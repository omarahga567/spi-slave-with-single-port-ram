==> flow/design.v <==
module RAM (din,clk,rst_n,rx_valid,dout,tx_valid);
parameter MEM_DEPTH = 256;
parameter ADDR_SIZE = 8;
input [9:0] din;
input clk,rst_n,rx_valid;
output reg [7:0] dout;
output reg tx_valid;
reg [7:0] wr_addr,rd_addr;
reg [7:0] mem [255:0];
always @(posedge clk) begin
    if (~rst_n) begin
        dout <= 0;
        wr_addr <=0;
        rd_addr <=0;
    end else if (rx_valid) begin
        case (din[9])
            1'b0: begin
                if (din[8] == 0) 
                    wr_addr <= din[7:0];
                else 
                    mem [wr_addr] <= din[7:0];
            end
            1'b1: begin
               if (din[8] == 0)
                    rd_addr <= din[7:0];
                else 
                    dout <= mem[rd_addr];
                    tx_valid <= 1'b1;
            end
        endcase
    end
end
endmodule
module SPI_RAM_wrapper (
    input  MOSI,
    output MISO,
    input  SS_n,
    input  clk,
    input  rst_n
);
    wire [9:0] rx_data;    
    wire       rx_valid;   
    wire [7:0] tx_data;    
    wire       tx_valid;  
    SPI_Slave spi_slave_inst (
        .MOSI(MOSI),
        .MISO(MISO),
        .SS_n(SS_n),
        .clk(clk),
        .rst_n(rst_n),
        .rx_data(rx_data),     
        .tx_data(tx_data),     
        .rx_valid(rx_valid),   
        .tx_valid(tx_valid)    
    );
    RAM ram_inst (
        .din(rx_data),         
        .clk(clk),
        .rst_n(rst_n),
        .rx_valid(rx_valid),   
        .dout(tx_data),        
        .tx_valid(tx_valid)    
    );
endmodule
module SPI_Slave (MOSI,MISO,SS_n,clk,rst_n,rx_data,tx_data,rx_valid,tx_valid);
    parameter IDLE = 0;
    parameter CHK_CMD = 1;
    parameter WRITE = 2;
    parameter READ_DATA = 3;
    parameter READ_ADD = 4;
    reg [2:0] CS, NS;
    input MOSI;
    output reg MISO;
    input SS_n,clk,rst_n;
    input [7:0] tx_data;
    output reg [9:0] rx_data;
    output reg rx_valid;
    input tx_valid;
    reg [3:0] counter = 0;
    reg wr_or_rd;
    reg [1:0] rx_data_MSB;
    reg [9:0] rx_data_in;
    reg [7:0] tx_data_out;
    reg shifter_loaded; 
    always @(posedge clk) begin
        if (~rst_n) begin
            rx_data_in <= 10'b0;
            rx_valid <= 1'b0;
            counter <= 0;
            rx_data <= 10'b0;
            MISO <= 1'b0;
            tx_data_out <= 8'b0;
            shifter_loaded <= 1'b0; 
        end else if (~SS_n) begin
            if (counter == 0)
                wr_or_rd <= MOSI;
            else if (counter == 3) begin
                rx_data_MSB <= rx_data_in[1:0];
                rx_data_in <= {rx_data_in[8:0], MOSI};
            end else
                rx_data_in <= {rx_data_in[8:0], MOSI};
            counter <= counter + 1;
            if (CS == READ_DATA && tx_valid) begin
                if (!shifter_loaded) begin 
                    tx_data_out <= tx_data;     
                    MISO <= tx_data[7];        
                    shifter_loaded <= 1'b1;    
                end else begin
                    tx_data_out <= {tx_data_out[6:0], 1'b0}; 
                    MISO <= tx_data_out[7];                 
                end
            end else if (CS != READ_DATA) begin
                MISO <= 1'b0;
            end
        end else begin
            rx_valid <= 1'b0;
            counter <= 0;
            shifter_loaded <= 1'b0; 
        end
        if (counter == 11) begin
            counter <= 0;
            if (CS == WRITE || CS == READ_ADD) begin
                rx_data <= rx_data_in;
                rx_valid <= 1'b1;
            end
        end
    end
    always @(posedge clk) begin
        if (~rst_n) begin
            CS <= IDLE;
        end else begin
            CS <= NS;
        end
    end
    always @ (*) begin
        NS = CS;
        case (CS)
        IDLE:
            if(~SS_n)
                NS = CHK_CMD;
            else
                NS = IDLE;
        CHK_CMD:
            if (SS_n)
                NS = IDLE;
            else if (counter > 3) begin
                if (wr_or_rd == 1'b0)
                    NS = WRITE;
                else if (wr_or_rd == 1'b1 && rx_data_MSB == 2'b10)
                    NS = READ_ADD;
                else if (wr_or_rd == 1'b1 && rx_data_MSB == 2'b11)
                    NS = READ_DATA;
                else
                    NS = IDLE;
            end
            else
                NS = CHK_CMD;
        WRITE:
            if (SS_n)
                NS = IDLE;
            else
                NS = WRITE;
        READ_ADD:
            if (SS_n)
                NS = IDLE;
            else
                NS = READ_ADD;
        READ_DATA:
            if (SS_n)
                NS = IDLE;
            else
                NS = READ_DATA;
        default:
             NS = IDLE;
        endcase
    end
endmodule
# Tool chain data of SPI_RAM_wrapper
# Tool output for the design above, in the order of the flow.
# Lines are those of the file above, counted from 1.
# Operators: Yosys type, input widths -> output width; for muxes data width and select width s.
# Library cell names are shortened.
# A cell with n/a has no value.
[inputs]
design = "SPI_RAM_wrapper"
clk_port = "clk"
cell_library = "sky130hd"
pvt_corner = "tt_025C_1v80"

# Elaborated design
# Counts by Yosys on the flattened word-level netlist (proc, flatten, opt, wreduce; memories kept). Register bits leave out memories and registers merged into their read ports (data or address). Print and check cells are left out. Cells with the same type and inputs are merged into one.
# Memory sizes are those after Yosys's memory passes, which may raise the word count (mostly to a power of two), join words into wider ones and drop unused or constant bits.
[bits]
reg_bits = 57
ram_bits = 2048
latchBits = 0
mem_count = 1
clocked_rd_ports_x_width = 8
mem_bits_ro = 0
[memory_table]
columns = ["memory", "size", "word_bits", "rd", "wr", "line_no", "rtl"]
rows = [
  ["ram_inst.mem", 256, 8, 1, 1, 9, "reg [7:0] mem [255:0];"],
]
[op_classes]
mul = 0
bitwise = 5
n_mux = 33
shifts = 0
compare = 1
n_addsub = 1
reduce_logical = 17
div = 0
n_eq = 9
[op_table]
columns = ["cell", "n"]
rows = [
  ["$mux 8", 12],
  ["$mux 10", 3],
  ["$pmux 8 s2", 1],
  ["$pmux 3 s5", 1],
  ["$mux 3", 5],
  ["$reduce_and 3->1", 4],
  ["$mux 1", 8],
  ["$reduce_and 2->1", 3],
  ["$eq 3x2->1 const B", 2],
  ["$mux 2", 3],
  ["$not 1->1", 5],
  ["$eq 2x2->1 const B", 2],
  ["$add 4x1->4 const B", 1],
  ["$gt 4x2->1 const B", 1],
  ["$eq 4x2->1 const B", 1],
  ["$eq 4x4->1 const B", 1],
  ["$logic_not 4->1", 1],
  ["$reduce_and 4->1", 1],
  ["$eq 3x1->1 const B", 1],
  ["$ne 3x2->1 const B", 1],
  ["$eq 3x3->1 const B", 1],
  ["$logic_not 3->1", 1],
  ["$reduce_or 3->1", 1],
  ["$logic_and 1x1->1", 2],
  ["$reduce_bool 2->1", 1],
  ["$reduce_or 2->1", 1],
  ["$logic_or 1x1->1", 1],
  ["$logic_not 1->1", 1],
]

# Logic depth
# Yosys ltp: most cells in a row. Word level: on the elaborated netlist, between registers, memories and ports. Mapped: between sequential cells and ports; inverters and the memories' decode and read muxes count.
[logic_depth]
ltp_word = 8
ABC_AREA = 0
depth_mapped = 13

# Mapped cells and area
# The flow's flattened synthesis, as Yosys stat reports it; memories are mapped. The netlist is that of the ABC_AREA named above (0 if unset); the other value can give another one.
# Totals and module areas in this step are rounded.
[synth_totals]
ff_cells = 2115
sequential_area_um2 = 62900
cell_count = 4198
buf_cells = 259
area_um2 = 82200
[types]
columns = ["cell", "n", "type_area_um2"]
rows = [
  ["edfxtp_1", 2051, 6.16E+04],
  ["mux4_2", 359, 8.09E+03],
  ["mux2i_1", 352, 3.52E+03],
  ["dfxtp_1", 64, 1.28E+03],
  ["nor2_1", 290, 1.09E+03],
  ["o22ai_1", 122, 763.232],
  ["nand2_1", 159, 596.822],
  ["a22oi_1", 70, 525.504],
  ["o221ai_1", 57, 499.229],
  ["clkbuf_1", 115, 431.664],
  ["a211oi_1", 48, 360.346],
  ["buf_6", 31, 349.085],
  ["buf_2", 58, 290.278],
  ["nor2b_1", 41, 256.496],
  ["a21oi_1", 48, 240.23],
  ["buf_4", 27, 202.694],
  ["nand3_1", 40, 200.192],
  ["buf_8", 12, 180.173],
]
# Other cell types: 48; their cells: 254.
# The figures by module come from a second, unflattened synthesis with its own total; it is not the netlist above.
[hier_totals]
hier_cells = 4079
hier_area_um2 = 82700
# Rows give one instance, submodules left out.
[by_module]
columns = ["module", "n_cells", "n_inst", "area_um2"]
rows = [
  ["RAM", 3909, 1, 81000],
  ["SPI_Slave", 170, 1, 1740],
  ["SPI_RAM_wrapper", 0, 1, 0.0],
]

# Timing after synthesis
# OpenSTA on the mapped netlist: ideal clock, no wires. The path of least setup slack (recovery checks aside). Input and output delay are each 20% of the period. Register names are those of the netlist, which keeps one name where synthesis merged equal registers.
[synth_path]
kind = "reg-to-reg"
start = "register spi_slave_inst.rx_data[0]"
end = "memory ram_inst.mem[0][0]"
arrival_ns = 3.427
delay_ns = 4.289
setup_ns = 0.862
path_stages = 1
n_path_buf = 0
t_first_pin_ns = 0.000
tclk_ns = 7.08
required_time_ns = 6.218
slack_ns = 2.791
synth_period_reached_ns = 4.289
# "delay_ns" = arrival - input delay + setup time.
# "path_stages": output pins that drive a net of the path, with the launching flip-flop's if there is one; two outputs of one cell count as two.
# "synth_period_reached_ns" = period - worst setup slack (recovery checks aside). The figure is calculated, with input and output delays left at 20% of the set period.
# Between the ends stands the longest chain of elaborated cells between them, by number of cells; it is not shown to be the way that was timed. Of several equally long chains one is given.
# Each line given opens the expression or statement behind the cell; cells for indexed reads and writes are added by Yosys, which also makes memories of some case tables.
[synth_via]
cell_sequence = "dfxtp_1"
elab_chain_cells = 4
cells_between = 4
classes_between = "mux (4)"
[synth_rtl]
columns = ["element", "line_no", "rtl"]
rows = [
  ["start: declaration", 76, "output reg [9:0] rx_data;"],
  ["start: assignment", 90, "rx_data <= 10'b0;"],
  ["start: assignment", 123, "rx_data <= rx_data_in;"],
  ["$mux 8", 18, "if (din[8] == 0)"],
  ["$mux 8", 16, "case (din[9])"],
  ["$mux 8", 15, "end else if (rx_valid) begin"],
  ["$mux 8", 11, "if (~rst_n) begin"],
  ["end: declaration", 9, "reg [7:0] mem [255:0];"],
]

# Path in the finished layout
# From the final timing report of flow run 1: the path of least setup slack in the routed layout; clock arrival at registers is part of the times.
[layout_path]
kind = "reg-to-reg"
start = "register ram_inst.rd_addr[1]"
end = "register ram_inst.dout[5]"
setup_ns = 0.09
arrival_ns = 5.16
required_time_ns = 6.67
n_path_buf = 1
tclk_ns = 5.91
slack_ns = 1.51
t_first_pin_ns = 0.86
path_stages = 9
[layout_via]
cell_sequence = "dfxtp_4 > nand2_2 > buf_4 > o221ai_1 > o22ai_1 > a22oi_1 > nand3_1 > or4_1 > o311ai_1"
[layout_rtl]
columns = ["element", "line_no", "rtl"]
rows = [
  ["start: declaration", 8, "reg [7:0] wr_addr,rd_addr;"],
  ["start: assignment", 14, "rd_addr <=0;"],
  ["start: assignment", 25, "rd_addr <= din[7:0];"],
  ["end: declaration", 6, "output reg [7:0] dout;"],
]
# No chain of elaborated cells between the ends is given.

# SPI_RAM_wrapper through Yosys and OpenROAD on sky130hd: 2 stored runs, unordered, with their settings and measured results. The constraints put input and output delay at 20% of the set period each and load the outputs with 0.01 pF.
# "period_reached_ns" means the clock period less the worst setup slack. The figure is calculated, with input and output delays left at 20% of the set period.
# "worst_path_time_ns" means the part of the period allowed to the worst setup path (the constraints hold back 20% at inputs and 20% at outputs) less its slack; where the path has registers, the arrival times of their clocks count too.
# "design_power_w" is the tool's figure for a default switching activity; nothing was simulated.
# The measured numbers are rounded.

[[run]]
name = "flow run 1"
[run.settings]
period_ns = 5.91
CORE_UTILIZATION = 26
SETUP_SLACK_MARGIN = -0.05
PLACE_DENSITY_LB_ADDON = 0.27
CELL_PAD_IN_SITES_GLOBAL_PLACEMENT = 1
CELL_PAD_IN_SITES_DETAIL_PLACEMENT = 1
TNS_END_PERCENT = 10
CTS_CLUSTER_SIZE = 71
CAP_MARGIN = 25
CORE_MARGIN = 2
SLEW_MARGIN = 20
[run.results]
die_area_um2 = 321000
worst_path_time_ns = 4.40
path_kind = "reg-to-reg"
design_power_w = 0.03
finalUtil_pct = 30.1
final_setup_tns_ns = 0.000
period_reached_ns = 4.404
yosys.chip_area_um2 = 82200
ws_hold_ns = 0.474
worst_setup_slack_ns = 1.51
post_route_stdcell_area_um2 = 94600

[[run]]
name = "flow run 2"
[run.settings]
period_ns = 5.18
CAP_MARGIN = 20
CORE_MARGIN = 2
CORE_UTILIZATION = 40
SLEW_MARGIN = 20
[run.results]
die_area_um2 = 209000
worst_path_time_ns = 4.65
path_kind = "reg-to-reg"
design_power_w = 0.0339
finalUtil_pct = 45.3
final_setup_tns_ns = 0.000
period_reached_ns = 4.653
yosys.chip_area_um2 = 82200
ws_hold_ns = 0.468
worst_setup_slack_ns = 0.527
post_route_stdcell_area_um2 = 92600
